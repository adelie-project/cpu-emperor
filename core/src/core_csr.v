==> flow/design.v <==
module core_csr
(
  input CLK,
  input RST_N,
  output reg [31:0] CSR_RDATA,
  input wire [31:0] CSR_WDATA,
  input wire [11:0] CSR_ADDR,
  input wire CSR_WE
  );
   wire [31:0]        mvendorid;
   wire [31:0]        marchid;
   wire [31:0]        mimpid;
   wire [31:0]        mhartid;
   wire [31:0]        mstatus;
   wire [31:0]        misa;
   reg [31:0]         medeleg;
   reg [31:0]         mideleg;
   wire [31:0]         mie;
   reg [31:0]         mtvec;
   reg [31:0]         mscratch;
   reg [31:0]         mepc;
   reg [31:0]         mcause;
   reg [31:0]         mtval;
   reg [31:0]         mip;
   wire [31:0]         pmpcfg0;
   wire [31:0]         pmpcfg1;
   wire [31:0]         pmpcfg2;
   wire [31:0]         pmpcfg3;
   wire [31:0]         pmpaddr0;
   wire [31:0]         pmpaddr1;
   wire [31:0]         pmpaddr2;
   wire [31:0]         pmpaddr3;
   wire [31:0]         pmpaddr4;
   wire [31:0]         pmpaddr5;
   wire [31:0]         pmpaddr6;
   wire [31:0]         pmpaddr7;
   wire [31:0]         pmpaddr8;
   wire [31:0]         pmpaddr9;
   wire [31:0]         pmpaddr10;
   wire [31:0]         pmpaddr11;
   wire [31:0]         pmpaddr12;
   wire [31:0]         pmpaddr13;
   wire [31:0]         pmpaddr14;
   wire [31:0]         pmpaddr15;
   reg [63:0]         mcycle;
   reg [63:0]         minstret;
   wire [63:0]         mhpmcounter3;
   wire [63:0]         mhpmcounter4;
   wire [63:0]         mhpmcounter5;
   wire [63:0]         mhpmcounter6;
   wire [63:0]         mhpmcounter7;
   wire [63:0]         mhpmcounter8;
   wire [63:0]         mhpmcounter9;
   wire [63:0]         mhpmcounter10;
   wire [63:0]         mhpmcounter11;
   wire [63:0]         mhpmcounter12;
   wire [63:0]         mhpmcounter13;
   wire [63:0]         mhpmcounter14;
   wire [63:0]         mhpmcounter15;
   wire [63:0]         mhpmcounter16;
   wire [63:0]         mhpmcounter17;
   wire [63:0]         mhpmcounter18;
   wire [63:0]         mhpmcounter19;
   wire [63:0]         mhpmcounter20;
   wire [63:0]         mhpmcounter21;
   wire [63:0]         mhpmcounter22;
   wire [63:0]         mhpmcounter23;
   wire [63:0]         mhpmcounter24;
   wire [63:0]         mhpmcounter25;
   wire [63:0]         mhpmcounter26;
   wire [63:0]         mhpmcounter27;
   wire [63:0]         mhpmcounter28;
   wire [63:0]         mhpmcounter29;
   wire [63:0]         mhpmcounter30;
   wire [63:0]         mhpmcounter31;
   wire [31:0]         mucounteren;
   wire [31:0]         mscounteren;
   wire [31:0]         mhcounteren;
   wire [31:0]         mhpmevent3;
   wire [31:0]         mhpmevent4;
   wire [31:0]         mhpmevent5;
   wire [31:0]         mhpmevent6;
   wire [31:0]         mhpmevent7;
   wire [31:0]         mhpmevent8;
   wire [31:0]         mhpmevent9;
   wire [31:0]         mhpmevent10;
   wire [31:0]         mhpmevent11;
   wire [31:0]         mhpmevent12;
   wire [31:0]         mhpmevent13;
   wire [31:0]         mhpmevent14;
   wire [31:0]         mhpmevent15;
   wire [31:0]         mhpmevent16;
   wire [31:0]         mhpmevent17;
   wire [31:0]         mhpmevent18;
   wire [31:0]         mhpmevent19;
   wire [31:0]         mhpmevent20;
   wire [31:0]         mhpmevent21;
   wire [31:0]         mhpmevent22;
   wire [31:0]         mhpmevent23;
   wire [31:0]         mhpmevent24;
   wire [31:0]         mhpmevent25;
   wire [31:0]         mhpmevent26;
   wire [31:0]         mhpmevent27;
   wire [31:0]         mhpmevent28;
   wire [31:0]         mhpmevent29;
   wire [31:0]         mhpmevent30;
   wire [31:0]         mhpmevent31;
   wire [31:0]         tselect;
   wire [31:0]         tdata1;
   wire [31:0]         tdata2;
   wire [31:0]         tdata3;
   wire [31:0]         dcsr;
   wire [31:0]         dpc;
   wire [31:0]         dscratch;
   assign mvendorid = 32'd0;
   assign marchid   = 32'd0;
   assign mimpid    = 32'd0;
   assign mhartid   = 32'd0;
   reg [1:0]           ms_mpp;
   reg                 ms_mpie;
   reg                 ms_mie;
   always @(posedge CLK) begin
      if(!RST_N) begin
         ms_mpp  <= 0;
         ms_mpie <= 0;
         ms_mie  <= 0;
      end else begin
         if(CSR_WE & (CSR_ADDR == 12'h300)) begin
            ms_mpp[1:0] <= CSR_WDATA[12:11];  
            ms_mpie     <= CSR_WDATA[7];      
            ms_mie      <= CSR_WDATA[3];      
         end
      end
   end  
   assign mstatus = {19'd0, ms_mpp[1:0], 3'd0, ms_mpie, 3'd0, ms_mie, 3'd0};
   assign misa = {2'b01,    
                  4'b0000,  
                  26'b00_0000_0000_0001_0001_0010_1000};  
   always @(posedge CLK) begin
      if(!RST_N) begin
         mideleg <= 0;
         medeleg <= 0;
      end else begin
         if(CSR_WE & (CSR_ADDR == 12'h302)) begin
            medeleg <= CSR_WDATA;
         end
         if(CSR_WE & (CSR_ADDR == 12'h303)) begin
            mideleg <= CSR_WDATA;
         end
      end
   end
   reg meie, mtie, msie;
   reg ueie, utie, usie;
   reg seie, stie, ssie;
   always @(posedge CLK) begin
      if(!RST_N) begin
         meie <= 0;
         mtie <= 0;
         msie <= 0;
         ueie <= 0;
         utie <= 0;
         usie <= 0;
         seie <= 0;
         stie <= 0;
         ssie <= 0;
      end else begin
         if(CSR_WE & (CSR_ADDR == 12'h304)) begin
            meie <= CSR_WDATA[11];  
            seie <= CSR_WDATA[9];  
            ueie <= CSR_WDATA[8];  
            mtie <= CSR_WDATA[7];   
            stie <= CSR_WDATA[5];   
            utie <= CSR_WDATA[4];   
            msie <= CSR_WDATA[3];   
            ssie <= CSR_WDATA[1];   
            usie <= CSR_WDATA[0];   
         end
      end
   end  
   assign mie = {20'd0, meie, 1'b0, seie, ueie, mtie, 1'b0, stie, utie, msie, 1'b0, ssie, usie};
   always @(posedge CLK) begin
      if(!RST_N) begin
         mtvec <= 0;
      end else begin
         if(CSR_WE & (CSR_ADDR == 12'h305)) begin
            mtvec <= CSR_WDATA;
         end
      end
   end
   always @(posedge CLK) begin
      if(!RST_N) begin
         mscratch <= 0;
      end else begin
         if(CSR_WE & (CSR_ADDR == 12'h340)) begin
            mscratch <= CSR_WDATA;
         end
      end
   end
   always @(posedge CLK) begin
     if(!RST_N) begin
       mepc <= 0;
     end else begin
       if(CSR_WE & (CSR_ADDR == 12'h341)) begin
         mepc <= 0;
       end
     end
   end
   always @(posedge CLK) begin
     if(!RST_N) begin
       mcause <= 0;
     end else begin
       if(CSR_WE & (CSR_ADDR == 12'h342)) begin
         mcause <= 0;
       end
     end
   end
   always @(posedge CLK) begin
     if(!RST_N) begin
       mtval <= 0;
     end else begin
       if(CSR_WE & (CSR_ADDR == 12'h343)) begin
         mtval <= 0;
       end
     end
   end
   always @(posedge CLK) begin
     if(!RST_N) begin
       mip <= 0;
     end else begin
       if(CSR_WE & (CSR_ADDR == 12'h344)) begin
         mip <= 0;
       end
     end
   end
   assign pmpcfg0 = 32'b0;
   assign pmpcfg1 = 32'b0;
   assign pmpcfg2 = 32'b0;
   assign pmpcfg3 = 32'b0;
   assign pmpaddr0 = 32'b0;
   assign pmpaddr1 = 32'b0;
   assign pmpaddr2 = 32'b0;
   assign pmpaddr3 = 32'b0;
   assign pmpaddr4 = 32'b0;
   assign pmpaddr5 = 32'b0;
   assign pmpaddr6 = 32'b0;
   assign pmpaddr7 = 32'b0;
   assign pmpaddr8 = 32'b0;
   assign pmpaddr9 = 32'b0;
   assign pmpaddr10 = 32'b0;
   assign pmpaddr11 = 32'b0;
   assign pmpaddr12 = 32'b0;
   assign pmpaddr13 = 32'b0;
   assign pmpaddr14 = 32'b0;
   assign pmpaddr15 = 32'b0;
   always @(*) begin
      case(CSR_ADDR)
        12'hF11: CSR_RDATA <= mvendorid;
        12'hF12: CSR_RDATA <= marchid;
        12'hF13: CSR_RDATA <= mimpid;
        12'hF14: CSR_RDATA <= mhartid;
        12'h300: CSR_RDATA <= mstatus;
        12'h301: CSR_RDATA <= misa;
        12'h302: CSR_RDATA <= medeleg;
        12'h303: CSR_RDATA <= mideleg;
        12'h304: CSR_RDATA <= mie;
        12'h305: CSR_RDATA <= mtvec;
        12'h340: CSR_RDATA <= mscratch;
        12'h341: CSR_RDATA <= mepc;
        12'h342: CSR_RDATA <= mcause;
        12'h343: CSR_RDATA <= mtval;
        12'h344: CSR_RDATA <= mip;
        12'h3A0: CSR_RDATA <= pmpcfg0;
        12'h3A1: CSR_RDATA <= pmpcfg1;
        12'h3A2: CSR_RDATA <= pmpcfg2;
        12'h3A3: CSR_RDATA <= pmpcfg3;
        12'h3B0: CSR_RDATA <= pmpaddr0;
        12'h3B1: CSR_RDATA <= pmpaddr1;
        12'h3B2: CSR_RDATA <= pmpaddr2;
        12'h3B3: CSR_RDATA <= pmpaddr3;
        12'h3B4: CSR_RDATA <= pmpaddr4;
        12'h3B5: CSR_RDATA <= pmpaddr5;
        12'h3B6: CSR_RDATA <= pmpaddr6;
        12'h3B7: CSR_RDATA <= pmpaddr7;
        12'h3B8: CSR_RDATA <= pmpaddr8;
        12'h3B9: CSR_RDATA <= pmpaddr9;
        12'h3BA: CSR_RDATA <= pmpaddr10;
        12'h3BB: CSR_RDATA <= pmpaddr11;
        12'h3BC: CSR_RDATA <= pmpaddr12;
        12'h3BD: CSR_RDATA <= pmpaddr13;
        12'h3BE: CSR_RDATA <= pmpaddr14;
        12'h3BF: CSR_RDATA <= pmpaddr15;
        12'hB00: CSR_RDATA <= mcycle[31:0];
        12'hB02: CSR_RDATA <= minstret[31:0];
        12'hB03: CSR_RDATA <= mhpmcounter3[31:0];
        12'hB04: CSR_RDATA <= mhpmcounter4[31:0];
        12'hB05: CSR_RDATA <= mhpmcounter5[31:0];
        12'hB06: CSR_RDATA <= mhpmcounter6[31:0];
        12'hB07: CSR_RDATA <= mhpmcounter7[31:0];
        12'hB08: CSR_RDATA <= mhpmcounter8[31:0];
        12'hB09: CSR_RDATA <= mhpmcounter9[31:0];
        12'hB0A: CSR_RDATA <= mhpmcounter10[31:0];
        12'hB0B: CSR_RDATA <= mhpmcounter11[31:0];
        12'hB0C: CSR_RDATA <= mhpmcounter12[31:0];
        12'hB0D: CSR_RDATA <= mhpmcounter13[31:0];
        12'hB0E: CSR_RDATA <= mhpmcounter14[31:0];
        12'hB0F: CSR_RDATA <= mhpmcounter15[31:0];
        12'hB10: CSR_RDATA <= mhpmcounter16[31:0];
        12'hB11: CSR_RDATA <= mhpmcounter17[31:0];
        12'hB12: CSR_RDATA <= mhpmcounter18[31:0];
        12'hB13: CSR_RDATA <= mhpmcounter19[31:0];
        12'hB14: CSR_RDATA <= mhpmcounter20[31:0];
        12'hB15: CSR_RDATA <= mhpmcounter21[31:0];
        12'hB16: CSR_RDATA <= mhpmcounter22[31:0];
        12'hB17: CSR_RDATA <= mhpmcounter23[31:0];
        12'hB18: CSR_RDATA <= mhpmcounter24[31:0];
        12'hB19: CSR_RDATA <= mhpmcounter25[31:0];
        12'hB1A: CSR_RDATA <= mhpmcounter26[31:0];
        12'hB1B: CSR_RDATA <= mhpmcounter27[31:0];
        12'hB1C: CSR_RDATA <= mhpmcounter28[31:0];
        12'hB1D: CSR_RDATA <= mhpmcounter29[31:0];
        12'hB1E: CSR_RDATA <= mhpmcounter30[31:0];
        12'hB1F: CSR_RDATA <= mhpmcounter31[31:0];
        12'hB20: CSR_RDATA <= mcycle[63:32];
        12'hB22: CSR_RDATA <= minstret[63:32];
        12'hB23: CSR_RDATA <= mhpmcounter3[63:32];
        12'hB24: CSR_RDATA <= mhpmcounter4[63:32];
        12'hB25: CSR_RDATA <= mhpmcounter5[63:32];
        12'hB26: CSR_RDATA <= mhpmcounter6[63:32];
        12'hB27: CSR_RDATA <= mhpmcounter7[63:32];
        12'hB28: CSR_RDATA <= mhpmcounter8[63:32];
        12'hB29: CSR_RDATA <= mhpmcounter9[63:32];
        12'hB2A: CSR_RDATA <= mhpmcounter10[63:32];
        12'hB2B: CSR_RDATA <= mhpmcounter11[63:32];
        12'hB2C: CSR_RDATA <= mhpmcounter12[63:32];
        12'hB2D: CSR_RDATA <= mhpmcounter13[63:32];
        12'hB2E: CSR_RDATA <= mhpmcounter14[63:32];
        12'hB2F: CSR_RDATA <= mhpmcounter15[63:32];
        12'hB30: CSR_RDATA <= mhpmcounter16[63:32];
        12'hB31: CSR_RDATA <= mhpmcounter17[63:32];
        12'hB32: CSR_RDATA <= mhpmcounter18[63:32];
        12'hB33: CSR_RDATA <= mhpmcounter19[63:32];
        12'hB34: CSR_RDATA <= mhpmcounter20[63:32];
        12'hB35: CSR_RDATA <= mhpmcounter21[63:32];
        12'hB36: CSR_RDATA <= mhpmcounter22[63:32];
        12'hB37: CSR_RDATA <= mhpmcounter23[63:32];
        12'hB38: CSR_RDATA <= mhpmcounter24[63:32];
        12'hB39: CSR_RDATA <= mhpmcounter25[63:32];
        12'hB3A: CSR_RDATA <= mhpmcounter26[63:32];
        12'hB3B: CSR_RDATA <= mhpmcounter27[63:32];
        12'hB3C: CSR_RDATA <= mhpmcounter28[63:32];
        12'hB3D: CSR_RDATA <= mhpmcounter29[63:32];
        12'hB3E: CSR_RDATA <= mhpmcounter30[63:32];
        12'hB3F: CSR_RDATA <= mhpmcounter31[63:32];
        12'h320: CSR_RDATA <= mucounteren;
        12'h321: CSR_RDATA <= mscounteren;
        12'h322: CSR_RDATA <= mhcounteren;
        12'h323: CSR_RDATA <= mhpmevent3;
        12'h324: CSR_RDATA <= mhpmevent4;
        12'h325: CSR_RDATA <= mhpmevent5;
        12'h326: CSR_RDATA <= mhpmevent6;
        12'h327: CSR_RDATA <= mhpmevent7;
        12'h328: CSR_RDATA <= mhpmevent8;
        12'h329: CSR_RDATA <= mhpmevent9;
        12'h32A: CSR_RDATA <= mhpmevent10;
        12'h32B: CSR_RDATA <= mhpmevent11;
        12'h32C: CSR_RDATA <= mhpmevent12;
        12'h32D: CSR_RDATA <= mhpmevent13;
        12'h32E: CSR_RDATA <= mhpmevent14;
        12'h32F: CSR_RDATA <= mhpmevent15;
        12'h330: CSR_RDATA <= mhpmevent16;
        12'h331: CSR_RDATA <= mhpmevent17;
        12'h332: CSR_RDATA <= mhpmevent18;
        12'h333: CSR_RDATA <= mhpmevent19;
        12'h334: CSR_RDATA <= mhpmevent20;
        12'h335: CSR_RDATA <= mhpmevent21;
        12'h336: CSR_RDATA <= mhpmevent22;
        12'h337: CSR_RDATA <= mhpmevent23;
        12'h338: CSR_RDATA <= mhpmevent24;
        12'h339: CSR_RDATA <= mhpmevent25;
        12'h33A: CSR_RDATA <= mhpmevent26;
        12'h33B: CSR_RDATA <= mhpmevent27;
        12'h33C: CSR_RDATA <= mhpmevent28;
        12'h33D: CSR_RDATA <= mhpmevent29;
        12'h33E: CSR_RDATA <= mhpmevent30;
        12'h33F: CSR_RDATA <= mhpmevent31;
        12'h7A0: CSR_RDATA <= tselect;
        12'h7A1: CSR_RDATA <= tdata1;
        12'h7A2: CSR_RDATA <= tdata2;
        12'h7A3: CSR_RDATA <= tdata3;
        12'h7B0: CSR_RDATA <= dcsr;
        12'h7B1: CSR_RDATA <= dpc;
        12'h7B2: CSR_RDATA <= dscratch;
        default: CSR_RDATA <= 32'd0;
      endcase
   end
   endmodule
# Step by step through the tools: core_csr
# Tool output for the design above, in the order of the flow.
# Line numbers count from 1 in the design file above.
# Library cell names are shortened.
# A cell with n/a has no value.
# inputs
top_module,core_csr
clock_port,CLK
cell_library,sky130hd
corner,tt_025C_1v80

# Word level
# Counts by Yosys on the flattened word-level netlist (proc, flatten, opt, wreduce; memories kept). Register bits leave out memories and registers merged into their read ports (data or address); mux counts leave out enables and synchronous resets folded into registers. Print and check cells are left out. Cells with the same type and inputs are merged into one.
# classes
multipliers,0
n_reduce_logical,0
div_mod_pow,0
muxes,1
addsub,0
bitwise,6
shifts,0
eq_ne,108
n_cmp,0
# op_table
op,count
parallel mux 32 bit (select 108 bit),1
equality test 12 bit with constant B,62
equality test 12 x 10 -> 1 bit with constant B,39
equality test 12 x 11 -> 1 bit with constant B,7
AND 1 bit,6
# bits
register_bits,141
romBits,0
output_inout_bits,32
n_memories,0
elab_cells,131
latch_bits,0
in_bits,47
clocked_rd_ports_x_width,0
ram_bits,0

# Depth
# Longest topological path by Yosys (ltp), each cell counted once; first at word level (registers and memories cut), then after technology mapping (sequential cells cut; the memories' decode and read muxes count).
# depth
ltp_word,2
ABC_AREA,0
mapped_depth,7
mapped_depth_nobuf,4

# Mapped cells and area
# Source: synth_stat.txt of the flow (Yosys; design flattened, memories mapped). It holds for the ABC_AREA given above (unset counts as 0); a run with the other value may have another netlist.
# The area totals of this step are shown rounded.
# mapped
ff_cells,141
area_um2,6490
seq_area_um2,2820
buffers,69
mapped_cells,776
# types
cell,count,area_total_um2
dfxtp_1,141,2.82E+03
nand2_1,240,900.864
a21boi_0,96,720.691
o21ai_2,32,280.269
mux2i_1,22,220.211
a221o_1,21,210.202
nand3_1,35,175.168
a22oi_1,23,172.666
clkbuf_1,38,142.637
buf_2,18,90.086
nor2_1,23,86.333
a32oi_1,8,70.067
buf_6,6,67.565
a2bb2oi_1,5,43.792
o21ai_0,7,35.034
nor2b_1,5,31.28
nor4bb_1,3,30.029
a22o_1,3,26.275
# Not listed: further types 29, cells in them 50.

# Timing after synthesis
# OpenSTA on the mapped netlist: ideal clock, no wires. The path of least setup slack (recovery checks aside). Input and output delay are each 20% of the period. Register names are those of the netlist, which keeps one name where synthesis merged equal registers.
# synth_timing
path_type,input to output
startpoint,in CSR_ADDR[0]
endpoint,out CSR_RDATA[8]
path_stages,6
required_time_ns,3.880
in_delay_ns,0.970
out_delay_ns,0.970
launch_ns,0.970
delay_ns,1.492
n_path_buf,3
arrival_ns,2.462
period_ns,4.85
path_slack_ns,1.418
synth_period_reached_ns,3.432
# "delay_ns" = arrival - input delay + setup time.
# At an output port there is no setup time.
# "path_stages" counts driving pins, that of a launching flip-flop among them; a cell with two outputs on the path counts twice.
# "synth_period_reached_ns" is the clock period less the worst setup slack; recovery checks do not enter. This is arithmetic on one report: input and output delays are still those of the set period (20% each).
# Between the ends stands the longest chain of elaborated cells between them, by number of cells; it is not shown to be the way that was timed. Of several equally long chains one is given.
# A line is the first line of the expression or statement that the cell stems from. Yosys adds cells for indexed reads and writes and turns some case tables into memories.
# synth_between
path_cell_list,buf_2 > buf_1 > buf_1 > nor2b_1 > a21oi_1 > o41ai_1
elab_chain_len,2
cone_cells,109
classes_between,eq/ne (108); mux (1)
# synth_lines
element,line,text
"start, declared",7,"input wire [11:0] CSR_ADDR,"
equality test 12 x 11 -> 1 bit,256,case(CSR_ADDR)
parallel mux 32 bit (select 108 bit),256,
"end, declared",5,"output reg [31:0] CSR_RDATA,"

# Path in the finished layout
# From the final timing report of run 1: the path of least setup slack in the routed layout; clock arrival at registers is part of the times.
# layout_timing
path_type,input to output
startpoint,in CSR_ADDR[4]
endpoint,out CSR_RDATA[3]
required_time_ns,2.95
n_path_buf,4
out_delay_ns,0.74
arrival_ns,3.16
launch_ns,0.74
period_ns,3.69
in_delay_ns,0.74
path_slack_ns,-0.21
path_stages,8
# Between the ends stands the longest chain of elaborated cells between them, by number of cells; it is not shown to be the way that was timed. Of several equally long chains one is given.
# layout_between
path_cell_list,clkdlybuf4s50_1 > buf_4 > nor4_1 > buf_4 > nand3_1 > a2111oi_1 > a311o_1 > clkdlybuf4s50_1
elab_chain_len,2
cone_cells,109
classes_between,eq/ne (108); mux (1)
# layout_lines
element,line,text
"start, declared",7,"input wire [11:0] CSR_ADDR,"
equality test 12 x 11 -> 1 bit,256,case(CSR_ADDR)
parallel mux 32 bit (select 108 bit),256,
"end, declared",5,"output reg [31:0] CSR_RDATA,"

# Measured results for core_csr: 2 stored runs of the Yosys and OpenROAD flow on sky130hd. The settings differ; the order carries no meaning. The constraints put input and output delay at 20% of the set period each and load the outputs with 0.01 pF.
# "achieved_period_ns" means the clock period less the worst setup slack. The figure is calculated, with input and output delays left at 20% of the set period.
# "worst_path_ns": the worst setup path's part of the clock period (all of it between registers, 20% less for each end at a port) less its slack. A launch clock that arrives late makes it longer, a capture clock that arrives late makes it shorter.
# "totalPower_mw" rests on the timing tool's default activity at the inputs, not on a simulated workload.
# Values from the reports are rounded here.
# A setting shown as n/a is not set for that run.
run,period_ns,CORE_UTILIZATION,SETUP_SLACK_MARGIN,PLACE_DENSITY,CELL_PAD_IN_SITES_DETAIL_PLACEMENT,ABC_AREA,GPL_ROUTABILITY_DRIVEN,CTS_CLUSTER_SIZE,CTS_CLUSTER_DIAMETER,CAP_MARGIN,MAX_ROUTING_LAYER,CORE_MARGIN,SLEW_MARGIN,PLACE_DENSITY_LB_ADDON,TNS_END_PERCENT,synthArea_um2,finish.utilization_frac,final_setup_tns_ns,fin_ws_ns,worst_path_ns,timing.worst_path_kind,die_footprint_um2,final_hold_ws_ns,totalPower_mw,finalCellArea_um2,achieved_period_ns
run 1,3.69,23,-0.16,0.84,0,0,1,33,267,15,met4,2,20,n/a,n/a,6490,0.308,-1.02,-0.212,2.43,input to output,29600,0.458,3.31,8560,3.902
run 2,4.03,41,0.33,n/a,n/a,n/a,n/a,91,n/a,15,n/a,3,20,0.13,60,6490,0.543,0.000,0.401,2.02,input to output,17400,0.461,3.02,8320,3.629
