==> flow/design.v <==
`default_nettype none
module uart_loopback #(CLK_PER_HALF_BIT = 100) (
		     input wire  rxd,
		     output wire txd,
		     input wire  clk,
		     input wire  rstn);
   reg [7:0] 			 data;
   reg 				 data_valid;
   wire [7:0] 			 rdata;
   reg 				 tx_start;
   wire 			 rx_ready;
   wire 			 tx_busy;
   wire 			 ferr;
   uart_tx #(CLK_PER_HALF_BIT) u1(data, tx_start, tx_busy, txd, clk, rstn);
   uart_rx #(CLK_PER_HALF_BIT) u2(rdata, rx_ready, ferr, rxd, clk, rstn);
   always @(posedge clk) begin
      if (~rstn) begin
	 data <= 8'b0;
	 data_valid <= 0;
	 tx_start <= 0;
      end else begin
	 if (rx_ready) begin
	    data <= rdata;
	    data_valid <= 1;
	 end
	 if (~tx_busy && data_valid) begin
	    tx_start <= 1;
	 end
	 if (tx_start) begin
	    data_valid <= 0;
	    tx_start <= 0;
	 end
      end
   end
endmodule
`default_nettype wire
`default_nettype none
module uart_rx #(CLK_PER_HALF_BIT = 100) (
               output logic [7:0] rdata,
               output logic       rdata_ready,
               output logic       ferr,
               input wire         rxd,
               input wire         clk,
               input wire         rstn);
   localparam e_clk_bit = CLK_PER_HALF_BIT * 2 - 1;
   (* mark_debug = "true" *) logic [3:0] status;
   (* mark_debug = "true" *) logic [31:0] counter;
   (* mark_debug = "true" *) logic [7:0] t_rdata;
   (* mark_debug = "true" *) logic t_rdata_ready;
   (* mark_debug = "true" *) logic [31:0] cnt;
   (* mark_debug = "true" *) logic t_rxd;
   (* mark_debug = "true" *) logic t_ferr;
   localparam s_idle = 0;
   localparam s_start_bit = 1;
   localparam s_bit_0 = 2;
   localparam s_bit_1 = 3;
   localparam s_bit_2 = 4;
   localparam s_bit_3 = 5;
   localparam s_bit_4 = 6;
   localparam s_bit_5 = 7;
   localparam s_bit_6 = 8;
   localparam s_bit_7 = 9;
   localparam s_stop_bit = 10;
   always @(posedge clk) begin
      t_rdata_ready <= 1'b0;
      t_rxd <= rxd;
      t_ferr <= 0;
      if (~rstn) begin
         cnt <= 32'b0;
         t_rdata <= 8'b0;
         counter <= 32'b0;
         status <= s_idle;
      end else if (~t_rxd && status == s_idle) begin
         t_rdata <= 8'b0;
         counter <= 32'b0;
         status <= s_start_bit;
      end else if (~t_rxd && status == s_start_bit && ( counter == 60 )) begin
         t_rdata <= 8'b0;
         counter <= 32'b0;
         status <= s_bit_0;
      end else if (counter == e_clk_bit && status >= s_bit_0 && status <= s_bit_7) begin
         t_rdata <= (t_rdata >> 1);
         counter <= 32'b0; 
         status <= status + 1;
         t_rdata[7] <= t_rxd;
      end else if (counter == e_clk_bit && status == s_stop_bit) begin
         cnt <= cnt + 1;
         counter <= 32'b0;
         t_rdata_ready <= 1'b1;
         status <= s_idle;
         t_ferr <= t_rxd ? 1'b0 : 1'b1;
      end else if (status != s_idle) begin 
         counter <= counter + 1;
      end
   end
   assign rdata = t_rdata;
   assign rdata_ready = t_rdata_ready;
   assign ferr = t_ferr;
endmodule
`default_nettype wire
`default_nettype none
module uart_tx #(CLK_PER_HALF_BIT = 100) (
               input wire [7:0] sdata,
               input wire       tx_start,
               output logic     tx_busy,
               output logic     txd,
               input wire       clk,
               input wire       rstn);
   localparam e_clk_bit = CLK_PER_HALF_BIT * 2 - 1;
   localparam e_clk_stop_bit = (CLK_PER_HALF_BIT*2*9)/10 - 1;
   (* mark_debug = "true" *) logic [7:0]                  txbuf;
   logic [3:0]                  status;
   logic [31:0]                 counter;
   logic                        next;
   logic                        fin_stop_bit;
   logic                        rst_ctr;
   localparam s_idle = 0;
   localparam s_start_bit = 1;
   localparam s_bit_0 = 2;
   localparam s_bit_1 = 3;
   localparam s_bit_2 = 4;
   localparam s_bit_3 = 5;
   localparam s_bit_4 = 6;
   localparam s_bit_5 = 7;
   localparam s_bit_6 = 8;
   localparam s_bit_7 = 9;
   localparam s_stop_bit = 10;
   always @(posedge clk) begin
      if (~rstn) begin
         counter <= 0;
         next <= 0;
         fin_stop_bit <=0;
      end else begin
         if (counter == e_clk_bit || rst_ctr) begin
            counter <= 0;
         end else begin
            counter <= counter + 1;
         end
         if (~rst_ctr && counter == e_clk_bit) begin
            next <= 1;
         end else begin
            next <= 0;
         end
         if (~rst_ctr && counter == e_clk_stop_bit) begin
            fin_stop_bit <= 1;
         end else begin
            fin_stop_bit <= 0;
         end
      end
   end
   always @(posedge clk) begin
      if (~rstn) begin
         txbuf <= 8'b0;
         status <= s_idle;
         rst_ctr <= 0;
         txd <= 1;
      end else begin
         rst_ctr <= 0;
         if (status == s_idle) begin
            if (tx_start) begin
               txbuf <= sdata;
               status <= s_start_bit;
               rst_ctr <= 1;
               txd <= 0;
               tx_busy <= 1;
            end
         end else if (status == s_stop_bit) begin
            if (fin_stop_bit) begin
               txd <= 1;
               status <= s_idle;
               tx_busy <= 0;
            end
         end else if (next) begin
            if (status == s_bit_7) begin
               txd <= 1;
               status <= s_stop_bit;
            end else begin
               txd <= txbuf[0];
               txbuf <= txbuf >> 1;
               status <= status + 1;
            end
         end
      end
   end
endmodule  
`default_nettype wire
Tool chain data of uart_loopback
Tool output for the design above, in the order of the flow.
Lines are those of the file above, counted from 1.
Operators carry their Yosys type and port widths (W data, S select, Z words).
Library cell names are shortened.
A cell with -- has no value.

set-up
  top = uart_loopback
  clock input = clk
  standard-cell library = sky130hd
  library corner = tt_025C_1v80

Word-level counts
Yosys after proc, flatten, opt, wreduce and memory -nomap, before mapping. Memory bits, and registers merged into a memory's read port (data or address), are not among the register bits. Print and check cells are not counted. Equal cells are merged and count once.

cells by class
  bitwise gates (word level) = 4
  add/subtract/negate cells = 4
  equality and inequality tests = 12
  reduce/logical cells = 30
  $lt $le $gt $ge = 2
  mux-type cells = 30

operators with widths
  kind                     number
  $eq A32 B8 Y1 const B    3
  $add A32 B1 Y32 const B  2
  $mux W8                  5
  $eq A32 B6 Y1 const B    1
  $mux W4                  8
  $mux W1                  16
  $eq A4 B4 Y1 const B     3
  $logic_and A1 B1 Y1      9
  $reduce_bool A2 Y1       4
  $add A4 B1 Y4 const B    2
  $logic_not A4 Y1         2
  $reduce_and A4 Y1        2
  $reduce_bool A4 Y1       2
  $reduce_or A2 Y1         3
  $reduce_bool A3 Y1       2
  $reduce_or A5 Y1         1
  $not A1 Y1               4
  $ne A2 B1 Y1 const B     2
  $eq A4 B1 Y1 const B     1
  $ge A4 B2 Y1 const B     1
  $le A4 B4 Y1 const B     1
  $reduce_or A4 Y1         1
  $ne A3 B1 Y1 const B     1
  $reduce_and A3 Y1        1
  $reduce_or A3 Y1         1
  $ne A2 B2 Y1 const B     1
  $reduce_and A2 Y1        1
  $mux W2                  1
  $logic_or A1 B1 Y1       1

bit counts
  register bits after elaboration = 105
  bits of input ports = 3

Longest topological paths
Depth = most cells in a row (Yosys ltp): at word level without a register or memory, in the mapped netlist without a sequential cell, where the memories' decode and read muxes count.

logic depth
  word-level depth = 6
  ABC_AREA = 0
  mapped depth = 8

Netlist
The flow's flattened synthesis, as Yosys stat reports it; memories are mapped. The netlist is that of the ABC_AREA named above (0 if unset); the other value can give another one.
Totals and module areas in this step are rounded.

mapped netlist
  flip-flop cells = 105
  synthesis area = 5,000 um^2
  buffer cells = 29
  cells in the netlist = 560
  area of sequential cells = 2,110 um^2

cells by type
  type     number  total area (um^2)
  dfxtp_1  104     2.08E+03
  nor2_1   85      319.056
  xnor2_1  31      271.51
  xor2_1   30      262.752
  mux2i_1  23      230.221
  nand3_1  29      145.139
  nand4_1  21      131.376
  nor4_1   21      131.376
  nand2_1  32      120.115
  ha_1     7       87.584
  o211a_1  7       70.067
  nor2b_1  11      68.816
  inv_1    18      67.565
  nor4_2   5       62.56
  nor3_1   12      60.058
  nor3_2   6       60.058
  and3_1   9       56.304
  a21oi_1  11      55.053

Not listed: further types 42, cells in them 98.
The figures by module come from a second, unflattened synthesis with its own total; it is not the netlist above.

unflattened totals
  cells (unflattened synthesis) = 560
  area (unflattened synthesis) = 5,060 um^2

Each row is one instance without its submodules.

modules
  module                          instances  cells  area (um^2)
  uart_tx (CLK_PER_HALF_BIT=100)  1          270    2,420
  uart_rx (CLK_PER_HALF_BIT=100)  1          260    2,270
  uart_loopback                   1          30     368

Path before layout
Source: OpenSTA report_checks on the synthesized netlist (no wires, ideal clock, input and output delay 20% of the period each), path of least setup slack; recovery checks are left aside. Register names are those of the netlist, which keeps one name where synthesis merged equal registers.

path post-synthesis
  kind = reg-to-reg
  from = reg u2.status[0]
  to = reg u2.counter[31]
  launch time at the first pin = 0 ps
  path delay = 2,004 ps
  slack = -154 ps
  driving pins on the path = 8
  setup time = 115 ps
  arrival = 1,889 ps
  data required time = 1,735 ps
  period = 1,850 ps
  period reached after synthesis = 2,004 ps

"path delay" = arrival - input delay + setup time.
"driving pins on the path": output pins that drive a net of the path, with the launching flip-flop's if there is one; two outputs of one cell count as two.
"period reached after synthesis" is the clock period less the worst setup slack; recovery checks do not enter. This is arithmetic on one report: input and output delays are still those of the set period (20% each).
The rows between start and end are the longest chain of elaborated cells between them; the timing report does not say that the signal goes this way. Where chains are equally long, one stands for them.
Each line given opens the expression or statement behind the cell; cells for indexed reads and writes are added by Yosys, which also makes memories of some case tables.
A register here has more assigning lines than the two given.

between the ends, post-synthesis
  cells stage by stage = dfxtp_1 inv_1 ha_1 nor3b_2 or4_4 nor4_2 xnor2_1 nor2_1
  cells in the longest elaborated chain = 4

RTL lines, path post-synthesis
  what                    line  RTL
  start, declared         46    (* mark_debug = "true" *) logic [3:0] status;
  start, assigned         72    status <= s_idle;
  start, assigned         76    status <= s_start_bit;
  $ge A4 B2 Y1            81    end else if (counter == e_clk_bit && status >= s_bit_0 && status <= s_bit_7) begin
  $logic_and A1 B1 Y1 x2  81
  $reduce_or A5 Y1        --
  end, assigned           79    counter <= 32'b0;
  end, assigned           93    counter <= counter + 1;
  end, declared           47    (* mark_debug = "true" *) logic [31:0] counter;

Worst path after layout
From the final timing report of run 2: the path of least setup slack in the routed layout; clock arrival at registers is part of the times.
The path's times are printed in steps of 10 ps; the period is the one set.

path after layout
  kind = reg-to-reg
  from = reg u2.status[0]
  to = reg u2.status[0]
  setup time = 130 ps
  launch time at the first pin = 360 ps
  period = 1,730 ps
  arrival = 2,250 ps
  data required time = 1,960 ps
  slack = -290 ps
  driving pins on the path = 10

The rows between start and end are the longest chain of elaborated cells between them; the timing report does not say that the signal goes this way. Where chains are equally long, one stands for them.
A register here has more assigning lines than the two given.

between the ends, after layout
  cells stage by stage = dfxtp_4 inv_4 ha_4 buf_4 nor2_2 o21ai_2 and4bb_2 buf_6 a31oi_1 a21boi_1
  cells in the longest elaborated chain = 6

RTL lines, path after layout
  what                    line  RTL
  start, declared         46    (* mark_debug = "true" *) logic [3:0] status;
  start, assigned         72    status <= s_idle;
  start, assigned         76    status <= s_start_bit;
  $ge A4 B2 Y1            81    end else if (counter == e_clk_bit && status >= s_bit_0 && status <= s_bit_7) begin
  $logic_and A1 B1 Y1 x2  81
  $mux W4                 81
  $mux W2                 77    end else if (~t_rxd && status == s_start_bit && ( counter == 60 )) begin
  $mux W1                 73    end else if (~t_rxd && status == s_idle) begin
  end, assigned           72
  end, assigned           76
  end, declared           46

# Flow runs of uart_loopback

Flow measurements of uart_loopback on sky130hd: 2 stored runs with different settings, listed in no order. Input and output delays are each 20% of the period that was set; the output load is 0.01 pF.
"time used up by the worst setup path" = time allowed to the worst setup path (clock period - input delay - output delay, where it has them) - its slack; a late launch clock adds to it, a late capture clock takes from it.
By "total power of the final layout" is meant OpenSTA's value without simulated activity: inputs other than the clock are taken to toggle once in ten clock periods, and the tool carries that through the logic.
"time used up by the worst setup path" is given in steps of 10 ps.
Results are given in rounded form.
Settings: - = not set for that run.
Results: - = not shown.

name                                       run 1  run 2
period_ns                                  2.78   1.73
CORE_UTILIZATION                           53     39
SETUP_SLACK_MARGIN                         0.7    -
PLACE_DENSITY_LB_ADDON                     0.21   -
CORE_ASPECT_RATIO                          1.43   -
CELL_PAD_IN_SITES_GLOBAL_PLACEMENT         3      -
CELL_PAD_IN_SITES_DETAIL_PLACEMENT         1      1
ABC_AREA                                   1      0
GPL_ROUTABILITY_DRIVEN                     1      0
CTS_CLUSTER_SIZE                           100    14
SLEW_MARGIN                                20     20
CAP_MARGIN                                 20     20
CORE_MARGIN                                2      2
GPL_TIMING_DRIVEN                          -      0
CTS_CLUSTER_DIAMETER                       -      326
MIN_ROUTING_LAYER                          -      met1
chip area after synthesis (Yosys) (um^2)   -      5,000
die size (um^2)                            -      13,800
standard-cell area after layout (um^2)     -      7,120
final design utilization (%)               -      56.6
worst setup slack after layout (ps)        -      -292
setup TNS (ps)                             -      -11,100
total power of the final layout (µW)       -      4,860
time used up by the worst setup path (ps)  -      2,020
worst setup path type                      -      reg-to-reg

Run 1: no final report: placement broke off with FLW-0024
