==> flow/design.v <==
module loopback_top
  (
    input RST_N,
    input CLK,
    output reg [3:0] ARADDR,
    input wire ARREADY,
    output reg ARVALID,
    output reg [3:0] AWADDR,
    input wire AWREADY,
    output reg AWVALID,
    output reg BREADY,
    input wire [1:0] BRESP,
    input wire BVALID,
    input wire [31:0] RDATA,
    output reg RREADY,
    input wire [1:0] RRESP,
    input wire RVALID,
    output reg [31:0] WDATA,
    input wire WREADY,
    output reg WVALID,
    output reg [3:0] WSTRB
  );
localparam s_wait = 4'b0000;
localparam s_wait2 = 4'b0100;
localparam s_read = 4'b0001;
localparam s_read2 = 4'b0101;
localparam s_write_wait = 4'b0010;
localparam s_write_wait2 = 4'b0110;
localparam s_write = 4'b0011;
localparam s_writesub = 4'b1000;
localparam s_write2 = 4'b0111;
reg [3:0] status;
reg [31:0] data;
always @(posedge CLK) begin
    if (!RST_N) begin
        status <= s_wait;
        data <= 0;
        ARADDR <= 0;
        ARVALID <= 0;
        RREADY <= 0;
        AWADDR <= 0;
        AWVALID <= 0;
        WVALID <= 0;
        BREADY <= 0;
        WDATA <= 0;
        WSTRB <= 0;
    end else begin
        WSTRB <= 4'b0001;
        case (status)
            s_wait:
            begin
                ARADDR  <= 4'b1000;
                ARVALID <= (ARVALID & ARREADY) ? 0 : 1;
                status  <= (ARVALID & ARREADY) ? s_wait2 : s_wait;
            end
            s_wait2:
            begin
                RREADY <= (RREADY & RVALID) ? 0 : 1;
                status <= (RREADY & RVALID) ? (RDATA[0] ? s_read : s_wait) : s_wait2;
            end
            s_read:
            begin
                ARADDR  <= 4'b0000;
                ARVALID <= (ARVALID & ARREADY) ? 0 : 1;
                status  <= (ARVALID & ARREADY) ? s_read2 : s_read;
            end
            s_read2:
            begin
                RREADY <= (RREADY & RVALID) ? 0 : 1;
                data   <= (RREADY & RVALID) ? RDATA : 0;
                status <= (RREADY & RVALID) ? s_write_wait : s_read2;
            end
            s_write_wait:
            begin
                ARADDR  <= 4'b1000;
                ARVALID <= (ARVALID & ARREADY) ? 0 : 1;
                status  <= (ARVALID & ARREADY) ? s_write_wait2 : s_write_wait;
            end
            s_write_wait2:
            begin
                RREADY <= (RREADY & RVALID) ? 0 : 1;
                status <= (RREADY & RVALID) ? (RDATA[3] ? s_write_wait : s_write) : s_write_wait2;
            end
            s_write:
            begin
                AWADDR  <= 4'b0100;
                WDATA   <= data;
                AWVALID <= 1;
                WVALID <= 1;
                status <= s_writesub;
            end
            s_writesub:
            begin
                AWVALID <= (AWVALID & !AWREADY) ? 1 : 0;
                WVALID  <= (WVALID & !WREADY) ? 1 : 0;
                status  <= (!AWVALID & !WVALID) ? s_write2 : s_writesub;
            end
            s_write2:
            begin
                BREADY <= (BREADY & BVALID) ? 0 : 1;
                status <= (BREADY & BVALID) ? s_wait : s_write2;
            end
        endcase
    end
end
endmodule
# --- Step by step through the tools: loopback_top ---
# The steps from the RTL of loopback_top to its reports follow in flow order.
# Line numbers count from 1 in the design file above.
# Operators carry their Yosys type and port widths (W data, S select, Z words).
# Library cell names are shortened.
inputs:
  top: "loopback_top"
  clock: "CLK"
  lib: "sky130hd"
  lib_corner: "tt_025C_1v80"

# --- Elaborated design ---
# Source: Yosys, flattened and elaborated, memories not mapped. Widths are those after wreduce. Registers that Yosys merges into a memory's read port (data or address) are not register bits. Print and check cells do not count.
classes:
  muxes: 23
  equal: 8
  reduce_and_logical: 13
  n_logic: 6
ops:
  columns: ["operator", "count"]
  rows:
  - ["$pmux W4 S9", 1]
  - ["$mux W32", 1]
  - ["$mux W3", 7]
  - ["$eq A4 B3 Y1 const B", 4]
  - ["$mux W1", 10]
  - ["$reduce_bool A9 Y1", 1]
  - ["$eq A4 B2 Y1 const B", 2]
  - ["$pmux W4 S2", 1]
  - ["$and A1 B1 Y1", 6]
  - ["$reduce_bool A3 Y1", 2]
  - ["$reduce_or A3 Y1", 2]
  - ["$logic_not A1 Y1", 4]
  - ["$reduce_bool A2 Y1", 2]
  - ["$eq A4 B1 Y1 const B", 1]
  - ["$eq A4 B4 Y1 const B", 1]
  - ["$logic_not A4 Y1", 1]
  - ["$mux W4", 1]
  - ["$pmux W1 S2", 2]
  - ["$reduce_or A2 Y1", 1]
bits:
  output_inout_bits: 49
  wordCells: 61
  in_bits: 43
  reg_bits: 79

# --- Longest topological paths ---
# Longest topological path by Yosys (ltp), each cell counted once; first at word level (registers and memories cut), then after technology mapping (sequential cells cut; the memories' decode and read muxes count).
depth:
  word_depth: 4
  abc_area: 0
  mapped_depth: 5
  mapped_depth_nobuf: 2

# --- Synthesis result ---
# The flow's flattened synthesis, as Yosys stat reports it; memories are mapped. The netlist is that of the ABC_AREA named above (0 if unset); the other value can give another one.
# The area totals of this step are shown rounded.
mapped:
  sequential_area_um2: 1622
  ff_cells: 81
  stdcells: 251
  mapped_area_um2: 2949
  n_buf: 28
types:
  columns: ["cell", "count", "type_area_um2"]
  rows:
  - ["dfxtp_1", 81, 1.62E+03]
  - ["mux2i_1", 32, 320.307]
  - ["a22o_1", 32, 280.269]
  - ["nor2b_1", 35, 218.96]
  - ["buf_4", 12, 90.086]
  - ["buf_6", 6, 67.565]
  - ["o21a_1", 9, 67.565]
  - ["a21boi_0", 7, 52.55]
  - ["buf_2", 6, 30.029]
  - ["and3_1", 4, 25.024]
  - ["a21bo_2", 2, 20.019]
  - ["nand4_1", 3, 18.768]
  - ["clkbuf_1", 4, 15.014]
  - ["and4_4", 1, 11.261]
  - ["a21oi_1", 2, 10.01]
  - ["nand3_1", 2, 10.01]
  - ["o211a_1", 1, 10.01]
  - ["nand4b_1", 1, 8.758]
# Not listed: further types 11, cells in them 11.

# --- Worst setup path after synthesis ---
# Path of least setup slack by OpenSTA after synthesis, without wires, with an ideal clock, recovery checks aside; 20% of the period is set as input and as output delay. Where synthesis merged equal registers, the netlist keeps one of their names.
synth_timing:
  path_type: "register to register"
  from: "register RREADY"
  to: "register RREADY"
  arrival_time_ps: 1097
  required_time_ps: 1105
  clock_period_ps: 1220
  t_first_pin_ps: 0
  n_path_buf: 1
  setup_time_ps: 115
  path_slack_ps: 7
  driving_pins: 4
  path_delay_ps: 1212
  period_less_setup_slack_ps: 1213
# "path_delay_ps" = arrival - input delay + setup time.
# "driving_pins" counts driving pins, that of a launching flip-flop among them; a cell with two outputs on the path counts twice.
# "period_less_setup_slack_ps" = period - worst setup slack (recovery checks aside). The figure is calculated, with input and output delays left at 20% of the set period.
# The rows between start and end are the longest chain of elaborated cells between them; the timing report does not say that the signal goes this way. Where chains are equally long, one stands for them.
# A line is the first line of the expression or statement that the cell stems from. Yosys adds cells for indexed reads and writes and turns some case tables into memories.
# A register here has more assigning lines than the two given.
synth_between:
  path_cell_list: "dfxtp_1 -> buf_6 -> or4_1 -> and3_1"
  elab_chain_len: 3
  cells_between: 3
  cone_classes: "2 x mux; 1 x logic"
synth_rtl:
  columns: ["item", "line_no", "source"]
  rows:
  - ["start: declaration", 15, "output reg RREADY,"]
  - ["start: assignment", 58, "RREADY <= (RREADY & RVALID) ? 0 : 1;"]
  - ["start: assignment", 69, "RREADY <= (RREADY & RVALID) ? 0 : 1;"]
  - ["$and A1 B1 Y1", 81, "RREADY <= (RREADY & RVALID) ? 0 : 1;"]
  - ["$mux W1", 81, null]
  - ["$mux W1", 49, "case (status)"]
  - ["end: assignment", 58, null]
  - ["end: assignment", 69, null]
  - ["end: declaration", 15, null]

# --- Worst path after layout ---
# From the final timing report of stored run 1: the path of least setup slack in the routed layout; clock arrival at registers is part of the times.
# The path's times are printed in steps of 10 ps; the period is the one set.
layout_timing:
  path_type: "register to register"
  from: "register status"
  to: "register data[19]"
  arrival_time_ps: 1530
  driving_pins: 6
  path_slack_ps: -310
  required_time_ps: 1220
  clock_period_ps: 961
  setup_time_ps: 100
  n_path_buf: 3
  t_first_pin_ps: 350
# Where an end lacks its bit number, it is one bit of the signal, or one of the new flip-flops if synthesis recoded a state register.
# The rows between start and end are the longest chain of elaborated cells between them; the timing report does not say that the signal goes this way. Where chains are equally long, one stands for them.
# A register here has more assigning lines than the two given.
layout_between:
  path_cell_list: "dfxtp_4 -> buf_6 -> nor2b_4 -> buf_12 -> buf_12 -> a22o_1"
  elab_chain_len: 1
  cells_between: 1
  lines_between: 1
  cone_classes: "1 x eq/ne"
layout_rtl:
  columns: ["item", "line_no", "source"]
  rows:
  - ["start: declaration", 32, "reg [3:0] status;"]
  - ["start: assignment", 36, "status <= s_wait;"]
  - ["start: assignment", 54, "status  <= (ARVALID & ARREADY) ? s_wait2 : s_wait;"]
  - ["$eq A4 B3 Y1", 49, "case (status)"]
  - ["end: assignment", 37, "data <= 0;"]
  - ["end: assignment", 70, "data   <= (RREADY & RVALID) ? RDATA : 0;"]
  - ["end: declaration", 33, "reg [31:0] data;"]

Lab notebook: loopback_top

Flow measurements of loopback_top on sky130hd: 2 stored runs with different settings, listed in no order. Input and output delays are each 20% of the period that was set; the output load is 0.01 pF.
"period_reached_ps" means the clock period less the worst setup slack. The figure is calculated, with input and output delays left at 20% of the set period.
By "critical_path_time_ps" is meant the share of the clock period that the worst setup path is allowed (20% is reserved at inputs, 20% at outputs), minus its slack. Clock arrival times at its registers enter into it.
"design_power_mw" is the tool's figure for a default switching activity; nothing was simulated.
"critical_path_time_ps" is given in steps of 10 ps.
The results are shown rounded.

--- stored run 1 ---
==> flow/run.sh <==
#!/bin/bash
# the make line also repeats the synthesis and layout settings of config.mk as NAME=value (left out here)
make -C /OpenROAD-flow-scripts/flow DESIGN_CONFIG=/design/flow/config.mk WORK_HOME=/design/flow/orfs CLKGATE_MAP_FILE= finish
==> flow/config.mk <==
export PLATFORM = sky130hd
export DESIGN_NAME = loopback_top
export DESIGN_NICKNAME = loopback_top
export VERILOG_FILES = /design/flow/design.v
export SDC_FILE = /design/flow/constraint.sdc
export NUM_CORES = 4
export LEC_CHECK = 0
export CAP_MARGIN = 20
export CELL_PAD_IN_SITES_DETAIL_PLACEMENT = 2
export CELL_PAD_IN_SITES_GLOBAL_PLACEMENT = 0
export CORE_ASPECT_RATIO = 0.69
export CORE_MARGIN = 2
export CORE_UTILIZATION = 32
export CTS_CLUSTER_DIAMETER = 195
export GPL_ROUTABILITY_DRIVEN = 0
export MAX_ROUTING_LAYER = met5
export MIN_ROUTING_LAYER = met2
export PLACE_DENSITY = 0.46
export SETUP_SLACK_MARGIN = 0.23
export SLEW_MARGIN = 20
==> flow/constraint.sdc <==
create_clock -name core_clock -period 0.961 [get_ports {CLK}]
set_input_delay 0.1922 -clock core_clock [delete_from_list [all_inputs] [get_ports {CLK}]]
set_output_delay 0.1922 -clock core_clock [all_outputs]
set_load 0.01 [all_outputs]

==> results, as YAML <==
results:
  period_reached_ps: 1272
  ws_hold_ps: 271
  synthArea_um2: 2949
  final_stdcell_area_um2: 5019
  die_footprint_um2: 10010
  tns_ps: -10460
  post_route_util_pct: 55.3
  critical_path_time_ps: 1270
  timing.worst_path_kind: "register to register"
  worstSetupSlack_ps: -311
  design_power_mw: 7.889

--- stored run 2 ---
==> flow/run.sh <==
#!/bin/bash
# the make line also repeats the synthesis and layout settings of config.mk as NAME=value (left out here)
make -C /OpenROAD-flow-scripts/flow DESIGN_CONFIG=/design/flow/config.mk WORK_HOME=/design/flow/orfs CLKGATE_MAP_FILE= finish
==> flow/config.mk <==
export PLATFORM = sky130hd
export DESIGN_NAME = loopback_top
export DESIGN_NICKNAME = loopback_top
export VERILOG_FILES = /design/flow/design.v
export SDC_FILE = /design/flow/constraint.sdc
export NUM_CORES = 4
export LEC_CHECK = 0
export CAP_MARGIN = 20
export CORE_MARGIN = 2
export CORE_UTILIZATION = 58
export SLEW_MARGIN = 20
==> flow/constraint.sdc <==
create_clock -name core_clock -period 1.43 [get_ports {CLK}]
set_input_delay 0.2860 -clock core_clock [delete_from_list [all_inputs] [get_ports {CLK}]]
set_output_delay 0.2860 -clock core_clock [all_outputs]
set_load 0.01 [all_outputs]

==> results, as YAML <==
results:
  period_reached_ps: 1301
  ws_hold_ps: 454
  synthArea_um2: 2949
  final_stdcell_area_um2: 3915
  die_footprint_um2: 5671
  tns_ps: 0
  post_route_util_pct: 81.3
  critical_path_time_ps: 1020
  timing.worst_path_kind: "register to output"
  worstSetupSlack_ps: 129
  design_power_mw: 4.312
